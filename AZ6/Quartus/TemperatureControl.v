==> flow/design.v <==
module TemperatureControl(
    input wire clk,
    input wire reset,
    input wire signed [7:0] temperature,
    output reg heater,
    output reg cooler,
    output reg [3:0] crs
);
  parameter  S1 = 2'b00;  
  parameter  S2 = 2'b01;  
  parameter  S3 = 2'b10;  
  reg [1:0]  current_state, next_state;
always @(posedge clk or posedge reset) begin
    if (reset) begin
        current_state = S1;
        cooler = 0;
        heater = 0;
        crs = 0;
    end else begin
        current_state = next_state; 
    heater = 0; 
    cooler = 0;
    next_state = current_state;
    case (current_state)
        S1: begin
            crs = 0;
            if (temperature < 15) begin
                heater = 1;
                next_state = S3;
            end else if (temperature > 35) begin
                cooler = 1;
                next_state = S2;
            end
        end
        S2: begin
            if (temperature < 25) begin
                next_state = S1;
					crs = 0;
            end else begin 
                cooler = 1;
					if (crs == 0) begin
                        if (temperature > 35) begin
                            crs = 4;
                        end
                    end
                    else if (crs == 4) begin
                        if (temperature > 40) begin
                            crs = 6;
                        end else if (temperature < 25) begin
                            crs = 0;
                        end
                    end
                    else if (crs == 6) begin
                        if (temperature > 45) begin
                            crs = 8;
                        end else if (temperature < 35) begin
                            crs = 4;
                        end
                    end
                    else if (crs == 8) begin
                        if (temperature < 40) begin
                            crs = 6;
                        end
                    end
            end
        end
        S3: begin
            crs = 0;
            if (temperature > 30) begin
                next_state = S1;
            end else begin
                heater = 1;
                next_state = S3;
            end
        end
        default: next_state = S1;
    endcase
    end
end
endmodule
---- From RTL to reports: TemperatureControl ----
What the tools print for TemperatureControl, step after step.
Lines are those of the file above, counted from 1.
A cell with n/a has no value.
design
  top ..................................... TemperatureControl
  clock port .............................. clk
  library ................................. sky130hd
  corner .................................. tt_025C_1v80

---- Word-level counts ----
Yosys after proc, flatten, opt, wreduce and memory -nomap, before mapping. Memory bits, and registers merged into a memory's read port (data or address), are not among the register bits. Print and check cells are not counted. Equal cells are merged and count once.
bit counts
  register bits after elaboration ......... 8
  latch bits .............................. 0
  memory bits (writable) .................. 0
  memory bits (read-only) ................. 0
  word width x clocked read ports ......... 0
  memories ................................ 0
  input port bits ......................... 10
  output and inout bits ................... 6
operators by class
  add/sub/neg operators ................... 0
  $mul .................................... 0
  divide/modulo/power cells ............... 0
  magnitude comparators ................... 8
  eq/ne operators ......................... 12
  shifts and indexed selects .............. 0
  mux-type cells .......................... 23
  bitwise operators ....................... 1
  reductions and logical operators ........ 6
operators by type and width
  kind                                                    count
  two-way mux 4 bit                                       10
  greater-than comparator 8 x 7 -> 1 bit with constant B  3
  < comparator 8 x 7 -> 1 bit with constant B             2
  inequality test 6 bit with constant B                   2
  equality test 4 x 3 -> 1 bit with constant B            2
  < comparator 8 x 5 -> 1 bit with constant B             1
  greater-than comparator 8 x 6 -> 1 bit with constant B  1
  < comparator 8 x 6 -> 1 bit with constant B             1
  case mux 4 bit (select 2 bit)                           1
  two-way mux 2 bit                                       4
  inequality test 7 bit with constant B                   1
  AND reduction 6 bit                                     1
  case mux 2 bit (select 3 bit)                           1
  inequality test 5 bit with constant B                   1
  two-way mux 1 bit                                       5
  equality test 4 bit with constant B                     1
  inequality test 4 bit with constant B                   1
  logical NOT 4 bit                                       1
  case mux 1 bit (select 2 bit)                           2
  inequality test 3 bit with constant B                   1
  AND reduction 3 bit                                     1
  equality test 2 x 1 -> 1 bit with constant B            1
  equality test 2 bit with constant B                     1
  inequality test 2 bit with constant B                   1
  logical NOT 2 bit                                       1
  nonzero test 2 bit                                      1
  OR reduction 2 bit                                      1
  inverter 1 bit                                          1

---- Depth ----
Yosys ltp: most cells in a row. Word level: on the elaborated netlist, between registers, memories and ports. Mapped: between sequential cells and ports; inverters and the memories' decode and read muxes count.
depth
  word-level depth ........................ 8
  ABC_AREA ................................ 0
  gate-level depth with buffers ........... 6
  gate-level depth less buffers ........... 5

---- Mapped cells and area ----
Yosys stat after the flow's synthesis: flattened, memories mapped to cells. It holds for the ABC_AREA given above (unset counts as 0); a run with the other value may have another netlist.
cell types
  cell                       count  total area (um^2)
  sky130_fd_sc_hd__dfrtp_1   5      125.12
  sky130_fd_sc_hd__dfxtp_1   3      60.058
  sky130_fd_sc_hd__o21ai_0   7      35.034
  sky130_fd_sc_hd__nand2_1   8      30.029
  sky130_fd_sc_hd__o311ai_4  1      26.275
  sky130_fd_sc_hd__or3_4     2      22.522
  sky130_fd_sc_hd__nor3_1    4      20.019
  sky130_fd_sc_hd__nor2_1    5      18.768
  sky130_fd_sc_hd__a41oi_1   2      17.517
  sky130_fd_sc_hd__a211oi_1  2      15.014
  sky130_fd_sc_hd__inv_1     4      15.014
  sky130_fd_sc_hd__nor3b_1   2      15.014
  sky130_fd_sc_hd__o21a_1    2      15.014
  sky130_fd_sc_hd__o21bai_1  2      15.014
  sky130_fd_sc_hd__nand4_1   2      12.512
  sky130_fd_sc_hd__nor4_2    1      12.512
  sky130_fd_sc_hd__a211o_2   1      10.01
  sky130_fd_sc_hd__and3b_2   1      10.01
Not listed: further types 21, cells in them 22.
mapped netlist
  standard cells after synthesis .......... 76
  chip area (Yosys) ....................... 631.9 um^2
  area of sequential cells ................ 185.2 um^2
  flip-flop cells ......................... 8

---- Worst setup path after synthesis ----
OpenSTA on the mapped netlist: ideal clock, no wires. The path of least setup slack (recovery checks aside). Input and output delay are each 20% of the period. Register names are those of the netlist, which keeps one name where synthesis merged equal registers.
path post-synthesis
  path kind ............................... reg2reg
  start ................................... register crs[1]
  end ..................................... register crs[1]
  clock period ............................ 1.53 ns
  setup time .............................. 0.096 ns
  launch time at the first pin ............ 0.000 ns
  arrival time ............................ 1.472 ns
  required time ........................... 1.434 ns
  setup slack ............................. -0.037 ns
  path delay .............................. 1.568 ns
  stages .................................. 7
  synthesis period reached ................ 1.567 ns
"path delay" = arrival - input delay + setup time.
"stages" counts driving pins, that of a launching flip-flop among them; a cell with two outputs on the path counts twice.
"synthesis period reached" = period - worst setup slack (recovery checks aside). The figure is calculated, with input and output delays left at 20% of the set period.
Between the ends stands the longest chain of elaborated cells between them, by number of cells; it is not shown to be the way that was timed. Of several equally long chains one is given.
A line is the first line of the expression or statement that the cell stems from. Yosys adds cells for indexed reads and writes and turns some case tables into memories.
A register here has more assigning lines than the two given.
on the way, post-synthesis
  cells stage by stage .................... sky130_fd_sc_hd__dfrtp_1 sky130_fd_sc_hd__clkbuf_1 sky130_fd_sc_hd__nor3b_1 sky130_fd_sc_hd__nand4_1 sky130_fd_sc_hd__o21ai_1 sky130_fd_sc_hd__a211oi_1 sky130_fd_sc_hd__nor4_2
  length of the longest elaborated chain .. 7
  elaborated cells between the ends (all ways) .. 16
  source lines of those cells ............. 6
RTL lines, path post-synthesis
  item                           line  RTL
  from (decl)                    7     output reg [3:0] crs
  from (assign)                  18    crs = 0;
  from (assign)                  26    crs = 0;
  equality test 4 bit            60    else if (crs == 8) begin
  two-way mux 4 bit              60
  two-way mux 4 bit              53    else if (crs == 6) begin
  two-way mux 4 bit              46    else if (crs == 4) begin
  two-way mux 4 bit              41    if (crs == 0) begin
  two-way mux 4 bit              36    if (temperature < 25) begin
  case mux 4 bit (select 2 bit)  24    case (current_state)
  to (assign)                    18
  to (assign)                    26
  to (decl)                      7

---- Path in the finished layout ----
From the final timing report of job 1: the path of least setup slack in the routed layout; clock arrival at registers is part of the times.
path post-layout
  path kind ............................... reg2reg
  start ................................... register crs[1]
  end ..................................... register crs[1]
  clock period ............................ 1.07 ns
  setup time .............................. 0.09 ns
  launch time at the first pin ............ 0.26 ns
  arrival time ............................ 1.63 ns
  required time ........................... 1.23 ns
  setup slack ............................. -0.40 ns
  stages .................................. 5
Between the ends stands the longest chain of elaborated cells between them, by number of cells; it is not shown to be the way that was timed. Of several equally long chains one is given.
A register here has more assigning lines than the two given.
on the way, post-layout
  cells stage by stage .................... sky130_fd_sc_hd__dfrtp_2 sky130_fd_sc_hd__o311ai_4 sky130_fd_sc_hd__nand2_1 sky130_fd_sc_hd__and3b_1 sky130_fd_sc_hd__nor4_2
  length of the longest elaborated chain .. 7
  elaborated cells between the ends (all ways) .. 16
  source lines of those cells ............. 6
RTL lines, path post-layout
  item                           line  RTL
  from (decl)                    7     output reg [3:0] crs
  from (assign)                  18    crs = 0;
  from (assign)                  26    crs = 0;
  equality test 4 bit            60    else if (crs == 8) begin
  two-way mux 4 bit              60
  two-way mux 4 bit              53    else if (crs == 6) begin
  two-way mux 4 bit              46    else if (crs == 4) begin
  two-way mux 4 bit              41    if (crs == 0) begin
  two-way mux 4 bit              36    if (temperature < 25) begin
  case mux 4 bit (select 2 bit)  24    case (current_state)
  to (assign)                    18
  to (assign)                    26
  to (decl)                      7

Measured results for TemperatureControl: 2 stored runs of the Yosys and OpenROAD flow on sky130hd. The settings differ; the order carries no meaning. The constraints put input and output delay at 20% of the set period each and load the outputs with 0.01 pF.
"achieved clock period" means the clock period less the worst setup slack. The figure is calculated, with input and output delays left at 20% of the set period.
"time of the worst setup path" = time allowed to the worst setup path (clock period - input delay - output delay, where it has them) - its slack; a late launch clock adds to it, a late capture clock takes from it.
"power consumption": no workload was simulated; the value follows from the tool's default switching activity.

======== job 1 ========
==> flow/run.sh <==
#!/bin/bash
# the make line also repeats the synthesis and layout settings of config.mk as NAME=value (left out here)
make -C /OpenROAD-flow-scripts/flow DESIGN_CONFIG=/design/flow/config.mk WORK_HOME=/design/flow/orfs CLKGATE_MAP_FILE= finish
==> flow/config.mk <==
export PLATFORM = sky130hd
export DESIGN_NAME = TemperatureControl
export DESIGN_NICKNAME = TemperatureControl
export VERILOG_FILES = /design/flow/design.v
export SDC_FILE = /design/flow/constraint.sdc
export NUM_CORES = 4
export LEC_CHECK = 0
export CAP_MARGIN = 20
export CORE_MARGIN = 2
export CORE_UTILIZATION = 40
export SLEW_MARGIN = 20
==> flow/constraint.sdc <==
create_clock -name core_clock -period 1.07 [get_ports {clk}]
set_input_delay 0.2140 -clock core_clock [delete_from_list [all_inputs] [get_ports {clk}]]
set_output_delay 0.2140 -clock core_clock [all_outputs]
set_load 0.01 [all_outputs]

-------- measured, job 1 --------
  utilization ............................. 72.8 %
  setup slack of the worst path ........... -0.396 ns
  area inside the die boundary ............ 1913.6 um^2
  time of the worst setup path ............ 1.47 ns
  class of the worst setup path ........... reg2reg
  cell area after synthesis ............... 631.9 um^2
  power consumption ....................... 1861 uW
  total negative setup slack .............. -1.580 ns
  achieved clock period ................... 1.466 ns
  standard-cell area after routing ........ 1083.5 um^2

======== job 2 ========
==> flow/run.sh <==
#!/bin/bash
# the make line also repeats the synthesis and layout settings of config.mk as NAME=value (left out here)
make -C /OpenROAD-flow-scripts/flow DESIGN_CONFIG=/design/flow/config.mk WORK_HOME=/design/flow/orfs CLKGATE_MAP_FILE= finish
==> flow/config.mk <==
export PLATFORM = sky130hd
export DESIGN_NAME = TemperatureControl
export DESIGN_NICKNAME = TemperatureControl
export VERILOG_FILES = /design/flow/design.v
export SDC_FILE = /design/flow/constraint.sdc
export NUM_CORES = 4
export LEC_CHECK = 0
export CAP_MARGIN = 20
export CELL_PAD_IN_SITES_DETAIL_PLACEMENT = 0
export CORE_ASPECT_RATIO = 1.67
export CORE_MARGIN = 2
export CORE_UTILIZATION = 30
export CTS_CLUSTER_DIAMETER = 182
export CTS_CLUSTER_SIZE = 42
export PLACE_DENSITY_LB_ADDON = 0.27
export SLEW_MARGIN = 20
==> flow/constraint.sdc <==
create_clock -name core_clock -period 2.03 [get_ports {clk}]
set_input_delay 0.4060 -clock core_clock [delete_from_list [all_inputs] [get_ports {clk}]]
set_output_delay 0.4060 -clock core_clock [all_outputs]
set_load 0.01 [all_outputs]

-------- measured, job 2 --------
  utilization ............................. 46.0 %
  setup slack of the worst path ........... 0.081 ns
  area inside the die boundary ............ 2501.5 um^2
  time of the worst setup path ............ 1.54 ns
  class of the worst setup path ........... in2reg
  cell area after synthesis ............... 631.9 um^2
  power consumption ....................... 788 uW
  total negative setup slack .............. 0.000 ns
  achieved clock period ................... 1.949 ns
  standard-cell area after routing ........ 918.4 um^2
