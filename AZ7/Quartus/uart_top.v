==> flow/design.v <==
module uart_rx (
    input wire clk,
    input wire rst,
    input wire rx,
    output reg [6:0] data_out,
    output reg ready,
    output reg error
);
    parameter CLK_PER_BIT = 434;
    reg [3:0] bit_cnt;
    reg [9:0] shift_reg;
    reg [15:0] clk_cnt;
    reg receiving;
    always @(posedge clk or posedge rst) begin
        if (rst) begin
            receiving <= 0;
            bit_cnt <= 0;
            clk_cnt <= 0;
            ready <= 0;
            error <= 0;
        end else begin
            ready <= 0;
            if (!receiving && rx == 0) begin
                receiving <= 1;
                clk_cnt <= CLK_PER_BIT / 2;
                bit_cnt <= 0;
            end else if (receiving) begin
                if (clk_cnt == CLK_PER_BIT - 1) begin
                    clk_cnt <= 0;
                    shift_reg <= {rx, shift_reg[9:1]};
                    bit_cnt <= bit_cnt + 1;
                    if (bit_cnt == 10) begin
                        receiving <= 0;
                        data_out <= shift_reg[7:1];
                        error <= (^shift_reg[7:1] != shift_reg[8]);  
                        ready <= 1;
                    end
                end else clk_cnt <= clk_cnt + 1;
            end
        end
    end
endmodule
module uart_top (
    input wire clk_50,            
    input wire rst,               
    input wire btn_send,          
    input wire [6:0] sw_data,     
    input wire rx,                
    output wire tx,               
    output wire [6:0] leds,       
    output wire led_error         
);
    reg [2:0] btn_sync = 0;
    always @(posedge clk_50)
        btn_sync <= {btn_sync[1:0], btn_send};
    wire btn_rise = (btn_sync[2:1] == 2'b01);
    reg start_tx = 0;
    reg [6:0] tx_data = 0;
    wire tx_busy;
    uart_tx tx_inst (
        .clk(clk_50),
        .rst(rst),
        .start(start_tx),
        .data(tx_data),
        .tx(tx),
        .busy(tx_busy)
    );
    always @(posedge clk_50) begin
        start_tx <= 0;
        if (btn_rise && !tx_busy) begin
            tx_data <= sw_data;
            start_tx <= 1;
        end
    end
    wire [6:0] rx_data;
    wire rx_ready;
    wire rx_error;
    uart_rx rx_inst (
        .clk(clk_50),
        .rst(rst),
        .rx(rx),
        .data_out(rx_data),
        .ready(rx_ready),
        .error(rx_error)
    );
    assign leds = rx_data;
    assign led_error = rx_error;
endmodule
module uart_tx (
    input wire clk,
    input wire rst,
    input wire start,              
    input wire [6:0] data,         
    output reg tx,                 
    output reg busy                
);
    reg [9:0] shift_reg;
    reg [3:0] bit_cnt;
    reg [15:0] clk_cnt;
    parameter CLK_PER_BIT = 434;   
    function parity_bit;
        input [6:0] d;
        parity_bit = ^d;  
    endfunction
    always @(posedge clk or posedge rst) begin
        if (rst) begin
            tx <= 1'b1;
            busy <= 0;
            bit_cnt <= 0;
            clk_cnt <= 0;
        end else if (start && !busy) begin
            shift_reg <= {1'b1, parity_bit(data), data, 1'b0};  
            busy <= 1;
            bit_cnt <= 0;
            clk_cnt <= 0;
        end else if (busy) begin
            if (clk_cnt == CLK_PER_BIT - 1) begin
                clk_cnt <= 0;
                tx <= shift_reg[0];
                shift_reg <= shift_reg >> 1;
                bit_cnt <= bit_cnt + 1;
                if (bit_cnt == 9) busy <= 0;
            end else clk_cnt <= clk_cnt + 1;
        end
    end
endmodule
* Tool chain data of uart_top
What the tools print for uart_top, step after step.
Line numbers count from 1 in the design file above.
Operators: Yosys type, input widths -> output width; for muxes data width and select width s.
Library cell names are shortened.
The mark n/a stands for no value.
- Top module :: uart_top
- Clock input :: clk_50
- Cell library :: sky130hd
- Library corner :: tt_025C_1v80

* Word level
Counts by Yosys on the flattened word-level netlist (proc, flatten, opt, wreduce; memories kept). Register bits leave out memories and registers merged into their read ports (data or address). Print and check cells are left out. Cells with the same type and inputs are merged into one.
- $add $sub $neg :: 4
- Eq/ne operators :: 6
- Mux-type cells :: 24
- Bitwise operators :: 4
- Reduce/logical cells :: 18
** Operators with widths (number)
- $mux 16 :: 6
- $add 16x1->16 const B :: 2
- $eq 16x9->1 const B :: 2
- $mux 4 :: 6
- $mux 10 :: 2
- $reduce_xor 7->1 :: 2
- $mux 9 :: 1
- $mux 1 :: 9
- $reduce_bool 2->1 :: 4
- $add 4x1->4 const B :: 2
- $eq 4x4->1 const B :: 2
- $reduce_and 4->1 :: 2
- $reduce_and 3->1 :: 2
- $reduce_and 5->1 :: 1
- $not 1->1 :: 4
- $reduce_and 2->1 :: 2
- $logic_and 1x1->1 :: 3
- $logic_not 1->1 :: 2
- $eq 2x1->1 const B :: 1
- $ne 1x1->1 :: 1
- Bits in registers :: 82
- Bits of input ports :: 11
- Output and inout port bits :: 9
- Cells after elaboration :: 71

* Depth
Depth = most cells in a row (Yosys ltp): at word level without a register or memory, in the mapped netlist without a sequential cell, where the memories' decode and read muxes count.
- Word-level depth :: 5
- ABC_AREA :: 0
- Mapped depth :: 7
- Depth with buffers taken out :: 6

* After synthesis
Yosys stat after the flow's synthesis: flattened, memories mapped to cells. It holds for the ABC_AREA given above (unset counts as 0); a run with the other value may have another netlist.
- Mapped cells :: 320
- Mapped area :: 0.0037986 mm^2
- Sequential part of the area :: 0.0021733 mm^2
- Mapped flip-flops :: 81
- Buffer cells :: 12
** Cells by type
- dfrtp_1 :: number 43, total area 1.08E+03 um^2
- edfxtp_1 :: number 33, total area 990.95 um^2
- xnor2_1 :: number 19, total area 166.41 um^2
- ha_1 :: number 8, total area 100.096 um^2
- mux2_2 :: number 8, total area 90.086 um^2
- nor2_1 :: number 22, total area 82.579 um^2
- dfxtp_1 :: number 4, total area 80.077 um^2
- nand3_1 :: number 16, total area 80.077 um^2
- a31oi_1 :: number 12, total area 75.072 um^2
- o21ai_0 :: number 13, total area 65.062 um^2
- nand2_1 :: number 17, total area 63.811 um^2
- xor2_1 :: number 7, total area 61.309 um^2
- nand4_1 :: number 9, total area 56.304 um^2
- nor4_1 :: number 7, total area 43.792 um^2
- nor4_4 :: number 2, total area 42.541 um^2
- a41oi_1 :: number 4, total area 35.034 um^2
- inv_1 :: number 9, total area 33.782 um^2
- nor2b_1 :: number 5, total area 31.28 um^2
Not listed: further types 40, cells in them 82.
The figures by module come from a second, unflattened synthesis with its own total; it is not the netlist above.
- Cells (unflattened synthesis) :: 347
- Area total of the unflattened synthesis :: 0.0038174 mm^2
Rows give one instance, submodules left out.
** Modules
- uart_rx :: times used 1, cells 159, area 0.0018067 mm^2, sequential area 0.001056 mm^2
- uart_tx :: times used 1, cells 176, area 0.0017079 mm^2, sequential area 0.0008521 mm^2
- uart_top :: times used 1, cells 12, area 0.0003028 mm^2, sequential area 0.0002903 mm^2

* Timing after synthesis
OpenSTA on the mapped netlist: ideal clock, no wires. The path of least setup slack (recovery checks aside). Input and output delay are each 20% of the period. Register names are those of the netlist, which keeps one name where synthesis merged equal registers.
- Kind :: reg2reg
- Start :: reg tx_inst.clk_cnt[1]
- End :: reg tx_inst.shift_reg[0]
- Period :: 2580 ps
- Library setup time :: 380 ps
- Launch time at the first pin :: 0 ps
- Arrival :: 2159 ps
- Required time :: 2200 ps
- Path slack :: 41 ps
- Delay of the path :: 2539 ps
- Stages :: 7
- Path buffers :: 0
- Synthesis period reached :: 2539 ps
"delay of the path" is the arrival time less input delay plus setup time.
"stages" counts driving pins, that of a launching flip-flop among them; a cell with two outputs on the path counts twice.
"synthesis period reached" = period - worst setup slack (recovery checks aside). The figure is calculated, with input and output delays left at 20% of the set period.
Between the ends stands the longest chain of elaborated cells between them, by number of cells; it is not shown to be the way that was timed. Of several equally long chains one is given.
Each line given opens the expression or statement behind the cell; cells for indexed reads and writes are added by Yosys, which also makes memories of some case tables.
At most two assigning lines are given for a register; there are more.
The path ends at the enable pin of a flip-flop; only ways to that pin are counted.
- Cells stage by stage :: dfrtp_1 -> inv_1 -> ha_1 -> or3b_2 -> nor4_4 -> nand2_1 -> a21oi_1
- Cells in the longest elaborated chain :: 3
- Elaborated cells on any way between the ends :: 3
- RTL lines with such cells :: 1
- Those cells by class :: eq/ne: 1; reduce/logical: 2
** Ends and longest elaborated chain, post-synthesis
- start: declaration :: RTL line 99 : reg [15:0] clk_cnt;
- start: assignment :: RTL line 110 : clk_cnt <= 0;
- start: assignment :: RTL line 123 : end else clk_cnt <= clk_cnt + 1;
- $eq 16x9->1 :: RTL line 117 : if (clk_cnt == CLK_PER_BIT - 1) begin
- $reduce_bool 2->1
- $reduce_and 3->1
- end: assignment :: RTL line 112 : shift_reg <= {1'b1, parity_bit(data), data, 1'b0};
- end: assignment :: RTL line 120 : shift_reg <= shift_reg >> 1;
- end: declaration :: RTL line 97 : reg [9:0] shift_reg;

* Worst path after layout
From the final timing report of flow run 1: the path of least setup slack in the routed layout; clock arrival at registers is part of the times.
The report prints the path's times to 10 ps; the period is as set.
- Kind :: reg2reg
- Start :: reg rx_inst.clk_cnt[1]
- End :: reg rx_inst.clk_cnt[6]
- Period :: 1970 ps
- Library setup time :: 120 ps
- Launch time at the first pin :: 330 ps
- Arrival :: 2440 ps
- Required time :: 2180 ps
- Path slack :: -260 ps
- Stages :: 8
- Path buffers :: 1
Between the ends stands the longest chain of elaborated cells between them, by number of cells; it is not shown to be the way that was timed. Of several equally long chains one is given.
At most two assigning lines are given for a register; there are more.
- Cells stage by stage :: dfrtp_1 -> inv_2 -> ha_4 -> or4b_4 -> nor4_4 -> buf_4 -> o21ai_1 -> a221o_1
- Cells in the longest elaborated chain :: 4
- Elaborated cells on any way between the ends :: 5
- RTL lines with such cells :: 4
- Those cells by class :: add/sub: 1; eq/ne: 1; mux: 3
** Ends and longest elaborated chain, after layout
- start: declaration :: RTL line 12 : reg [15:0] clk_cnt;
- start: assignment :: RTL line 25 : clk_cnt <= CLK_PER_BIT / 2;
- start: assignment :: RTL line 38 : end else clk_cnt <= clk_cnt + 1;
- $add 16x1->16 :: RTL line 38
- $mux 16 :: RTL line 28 : if (clk_cnt == CLK_PER_BIT - 1) begin
- $mux 16 :: RTL line 27 : end else if (receiving) begin
- $mux 16 :: RTL line 23 : if (!receiving && rx == 0) begin
- end: assignment :: RTL line 25
- end: assignment :: RTL line 38
- end: declaration :: RTL line 12

==> results <==
uart_top through Yosys and OpenROAD on sky130hd: 2 stored runs, unordered, with their settings and measured results. The constraints put input and output delay at 20% of the set period each and load the outputs with 0.01 pF.
By "achieved period" is meant the clock period of the run minus its worst setup slack. This is arithmetic on one report: input and output delays are still those of the set period (20% each).
"power consumption" rests on the timing tool's default activity at the inputs, not on a simulated workload.

* Flow run 1
** Files
==> flow/run.sh <==
#!/bin/bash
# the make line also repeats the synthesis and layout settings of config.mk as NAME=value (left out here)
make -C /OpenROAD-flow-scripts/flow DESIGN_CONFIG=/design/flow/config.mk WORK_HOME=/design/flow/orfs CLKGATE_MAP_FILE= finish
==> flow/config.mk <==
export PLATFORM = sky130hd
export DESIGN_NAME = uart_top
export DESIGN_NICKNAME = uart_top
export VERILOG_FILES = /design/flow/design.v
export SDC_FILE = /design/flow/constraint.sdc
export NUM_CORES = 4
export LEC_CHECK = 0
export CAP_MARGIN = 20
export CORE_MARGIN = 2
export CORE_UTILIZATION = 31
export CTS_CLUSTER_SIZE = 48
export GPL_ROUTABILITY_DRIVEN = 1
export PLACE_DENSITY = 0.88
export SETUP_SLACK_MARGIN = -0.16
export SLEW_MARGIN = 20
==> flow/constraint.sdc <==
create_clock -name core_clock -period 1.97 [get_ports {clk_50}]
set_input_delay 0.3940 -clock core_clock [delete_from_list [all_inputs] [get_ports {clk_50}]]
set_output_delay 0.3940 -clock core_clock [all_outputs]
set_load 0.01 [all_outputs]
** Results
- Synthesis area :: 0.0037986 mm^2
- Summed negative setup slack :: -7995 ps
- Worst setup slack after layout :: -260 ps
- Area inside the die boundary :: 0.0131549 mm^2
- Final design utilization :: 41.2%
- Achieved period :: 2230 ps
- Power consumption :: 5.153 mW

* Flow run 2
** Files
==> flow/run.sh <==
#!/bin/bash
# the make line also repeats the synthesis and layout settings of config.mk as NAME=value (left out here)
make -C /OpenROAD-flow-scripts/flow DESIGN_CONFIG=/design/flow/config.mk WORK_HOME=/design/flow/orfs CLKGATE_MAP_FILE= finish
==> flow/config.mk <==
export PLATFORM = sky130hd
export DESIGN_NAME = uart_top
export DESIGN_NICKNAME = uart_top
export VERILOG_FILES = /design/flow/design.v
export SDC_FILE = /design/flow/constraint.sdc
export NUM_CORES = 4
export LEC_CHECK = 0
export ABC_AREA = 1
export CAP_MARGIN = 10
export CELL_PAD_IN_SITES_DETAIL_PLACEMENT = 1
export CORE_MARGIN = 2
export CORE_UTILIZATION = 47
export CTS_CLUSTER_DIAMETER = 88
export GPL_ROUTABILITY_DRIVEN = 0
export GPL_TIMING_DRIVEN = 0
export MAX_ROUTING_LAYER = met4
export PLACE_DENSITY_LB_ADDON = 0.19
export SLEW_MARGIN = 20
==> flow/constraint.sdc <==
create_clock -name core_clock -period 2.76 [get_ports {clk_50}]
set_input_delay 0.5520 -clock core_clock [delete_from_list [all_inputs] [get_ports {clk_50}]]
set_output_delay 0.5520 -clock core_clock [all_outputs]
set_load 0.01 [all_outputs]
** Results
- Area inside the die boundary :: 0.0093596 mm^2
- Final design utilization :: 56.0%
- Summed negative setup slack :: 0 ps
- Power consumption :: 3.247 mW
- Achieved period :: 2228 ps
- Worst setup slack after layout :: 532 ps
- Synthesis area :: 0.0040426 mm^2
